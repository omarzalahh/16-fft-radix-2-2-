==> flow/design.v <==
module  MUX2x1_SYNC #  ( parameter  WIDTH = 16 )
  (
  input    wire signed [WIDTH-1:0]           Input_One   ,
  input    wire signed [WIDTH-1:0]           Input_Two   ,
  input    wire                              Selection   ,
  input    wire                              clk         ,
  input    wire                              rst         ,
  output   reg         [WIDTH-1:0]           Output_Mux 
  );
wire  [WIDTH-1:0]       output_mux;
assign  output_mux  = (Selection) ? Input_One:Input_Two;
  always  @ (posedge  clk or  negedge rst)
  begin
    if(!rst)
      begin
        Output_Mux  <=  'b0;
      end
    else
      begin
        Output_Mux  <=  output_mux;
      end  
  end
endmodule
# Reports on MUX2x1_SYNC
# Tool output for the design above, in the order of the flow.
# Lines are those of the file above, counted from 1.
# Operators: Yosys type, input widths -> output width; for muxes data width and select width s.
# Cell names lack the library's common part.
design:
  design: "MUX2x1_SYNC"
  clock: "clk"
  library: "sky130hd"
  pvt_corner: "tt_025C_1v80"

# Word level
# Yosys after proc, flatten, opt, wreduce and memory -nomap, before mapping. Enables and synchronous resets that opt folds into registers are not counted as muxes. Memory bits, and registers merged into a memory's read port (data or address), are not among the register bits. Print and check cells are not counted. Equal cells are merged and count once.
op_classes:
  n_mux: 1
op_table:
  columns: ["cell", "n"]
  rows:
  - ["$mux 16", 1]
bits:
  elab_cells: 2
  ff_bits: 16
  out_inout_bits: 16
  input_bits: 35

# Depth
# Depth = most cells in a row (Yosys ltp): at word level without a register or memory, in the mapped netlist without a sequential cell, where the memories' decode and read muxes count.
depth:
  ltp_word: 1
  abc_area: 0
  ltp_mapped: 3
  ltp_nobuf: 1

# After synthesis
# Source: synth_stat.txt of the flow (Yosys; design flattened, memories mapped). It holds for the ABC_AREA given above (unset counts as 0); a run with the other value may have another netlist.
# Totals and module areas in this step are rounded.
synth_totals:
  seqArea_um2: 400.4
  cells: 34
  mapped_area_um2: 649.4
  ff_cells: 16
  buffers: 2
types:
  columns: ["cell_type", "n", "area_total_um2"]
  rows:
  - ["dfrtp_1", 16, 400.384]
  - ["mux2_4", 10, 150.144]
  - ["mux2_2", 6, 67.565]
  - ["buf_12", 1, 20.019]
  - ["buf_6", 1, 11.261]

# Path before layout
# Path of least setup slack by OpenSTA after synthesis, without wires, with an ideal clock, recovery checks aside; 20% of the period is set as input and as output delay. Where synthesis merged equal registers, the netlist keeps one of their names.
synth_path:
  kind: "input-to-reg"
  startpoint: "input port Selection"
  endpoint: "register Output_Mux[10]"
  n_path_buf: 2
  setup_time_ns: 0.125
  t_first_pin_ns: 0.222
  path_delay_ns: 0.661
  t_arrival_ns: 0.758
  period_ns: 1.11
  input_delay_ns: 0.222
  slack_ns: 0.226
  required_ns: 0.985
  path_stages: 3
  period_less_setup_slack_ns: 0.884
# "path_delay_ns" = arrival - input delay + setup time.
# "path_stages": output pins that drive a net of the path, with the launching flip-flop's if there is one; two outputs of one cell count as two.
# "period_less_setup_slack_ns" = period - worst setup slack (recovery checks aside). The figure is calculated, with input and output delays left at 20% of the set period.
# Between the ends stands the longest chain of elaborated cells between them, by number of cells; it is not shown to be the way that was timed. Of several equally long chains one is given.
# A line is the first line of the expression or statement that the cell stems from. Yosys adds cells for indexed reads and writes and turns some case tables into memories.
synth_between:
  cell_sequence: "buf_6 buf_12 mux2_4"
  elab_chain_len: 1
  cone_cells: 1
  lines_between: 1
  classes_between: "mux (1)"
synth_lines:
  columns: ["item", "line", "source"]
  rows:
  - ["start, declared", 5, "input    wire                              Selection   ,"]
  - ["$mux 16", 11, "assign  output_mux  = (Selection) ? Input_One:Input_Two;"]
  - ["end, assigned", 16, "Output_Mux  <=  'b0;"]
  - ["end, assigned", 20, "Output_Mux  <=  output_mux;"]
  - ["end, declared", 8, "output   reg         [WIDTH-1:0]           Output_Mux"]

# Path in the finished layout
# Path of least setup slack in the final report of stored run 1 (OpenROAD, finished layout, wires in). Where an end is a register, its clock arrival counts in the times.
layout_path:
  kind: "reg-to-output"
  startpoint: "register Output_Mux[1]"
  endpoint: "output port Output_Mux[1]"
  output_delay_ns: 0.10
  t_arrival_ns: 0.77
  slack_ns: -0.36
  required_ns: 0.41
  n_path_buf: 1
  path_stages: 2
  t_first_pin_ns: 0.27
  period_ns: 0.515
layout_between:
  cell_sequence: "dfrtp_1 buf_2"
  elab_chain_len: 0
  cone_cells: 0
  lines_between: 0
layout_lines:
  columns: ["item", "line", "source"]
  rows:
  - ["start, declared", 8, "output   reg         [WIDTH-1:0]           Output_Mux"]
  - ["start, assigned", 16, "Output_Mux  <=  'b0;"]
  - ["start, assigned", 20, "Output_Mux  <=  output_mux;"]
  - ["end, declared", 8, null]

Memo
Re: implementation data of MUX2x1_SYNC

Measured data: module MUX2x1_SYNC, platform sky130hd, 2 stored runs of the flow under differing settings, order arbitrary. Input and output delays are each 20% of the period that was set; the output load is 0.01 pF.
"timing.worst_path_ns" = time allowed to the worst setup path (clock period - input delay - output delay, where it has them) - its slack; a late launch clock adds to it, a late capture clock takes from it.
Results are given in rounded form.

--- stored run 1 ---
==> flow/run.sh <==
#!/bin/bash
# the make line also repeats the synthesis and layout settings of config.mk as NAME=value (left out here)
make -C /OpenROAD-flow-scripts/flow DESIGN_CONFIG=/design/flow/config.mk WORK_HOME=/design/flow/orfs CLKGATE_MAP_FILE= finish
==> flow/config.mk <==
export PLATFORM = sky130hd
export DESIGN_NAME = MUX2x1_SYNC
export DESIGN_NICKNAME = MUX2x1_SYNC
export VERILOG_FILES = /design/flow/design.v
export SDC_FILE = /design/flow/constraint.sdc
export NUM_CORES = 4
export LEC_CHECK = 0
export CAP_MARGIN = 20
export CORE_MARGIN = 2
export CORE_UTILIZATION = 40
export SLEW_MARGIN = 20
==> flow/constraint.sdc <==
create_clock -name core_clock -period 0.515 [get_ports {clk}]
set_input_delay 0.1030 -clock core_clock [delete_from_list [all_inputs] [get_ports {clk}]]
set_output_delay 0.1030 -clock core_clock [all_outputs]
set_load 0.01 [all_outputs]

==> results, as YAML <==
results:
  timing.worst_path_ns: 0.77
  critical_path_type: "reg-to-output"
  synthesis_area_um2: 649.4
  finish.stdcell_area_um2: 1132
  setup_worst_slack_ns: -0.361
  design_die_area_um2: 1962
  setupTns_ns: -5.626

--- stored run 2 ---
==> flow/run.sh <==
#!/bin/bash
# the make line also repeats the synthesis and layout settings of config.mk as NAME=value (left out here)
make -C /OpenROAD-flow-scripts/flow DESIGN_CONFIG=/design/flow/config.mk WORK_HOME=/design/flow/orfs CLKGATE_MAP_FILE= finish
==> flow/config.mk <==
export PLATFORM = sky130hd
export DESIGN_NAME = MUX2x1_SYNC
export DESIGN_NICKNAME = MUX2x1_SYNC
export VERILOG_FILES = /design/flow/design.v
export SDC_FILE = /design/flow/constraint.sdc
export NUM_CORES = 4
export LEC_CHECK = 0
export CAP_MARGIN = 20
export CELL_PAD_IN_SITES_GLOBAL_PLACEMENT = 2
export CORE_MARGIN = 2
export CORE_UTILIZATION = 50
export CTS_CLUSTER_DIAMETER = 58
export CTS_CLUSTER_SIZE = 65
export GPL_ROUTABILITY_DRIVEN = 0
export GPL_TIMING_DRIVEN = 0
export MIN_ROUTING_LAYER = met1
export PLACE_DENSITY = 0.82
export SLEW_MARGIN = 10
==> flow/constraint.sdc <==
create_clock -name core_clock -period 0.88 [get_ports {clk}]
set_input_delay 0.1760 -clock core_clock [delete_from_list [all_inputs] [get_ports {clk}]]
set_output_delay 0.1760 -clock core_clock [all_outputs]
set_load 0.01 [all_outputs]

==> results, as YAML <==
outcome: "not finished: placement ended with error GPL-0301"
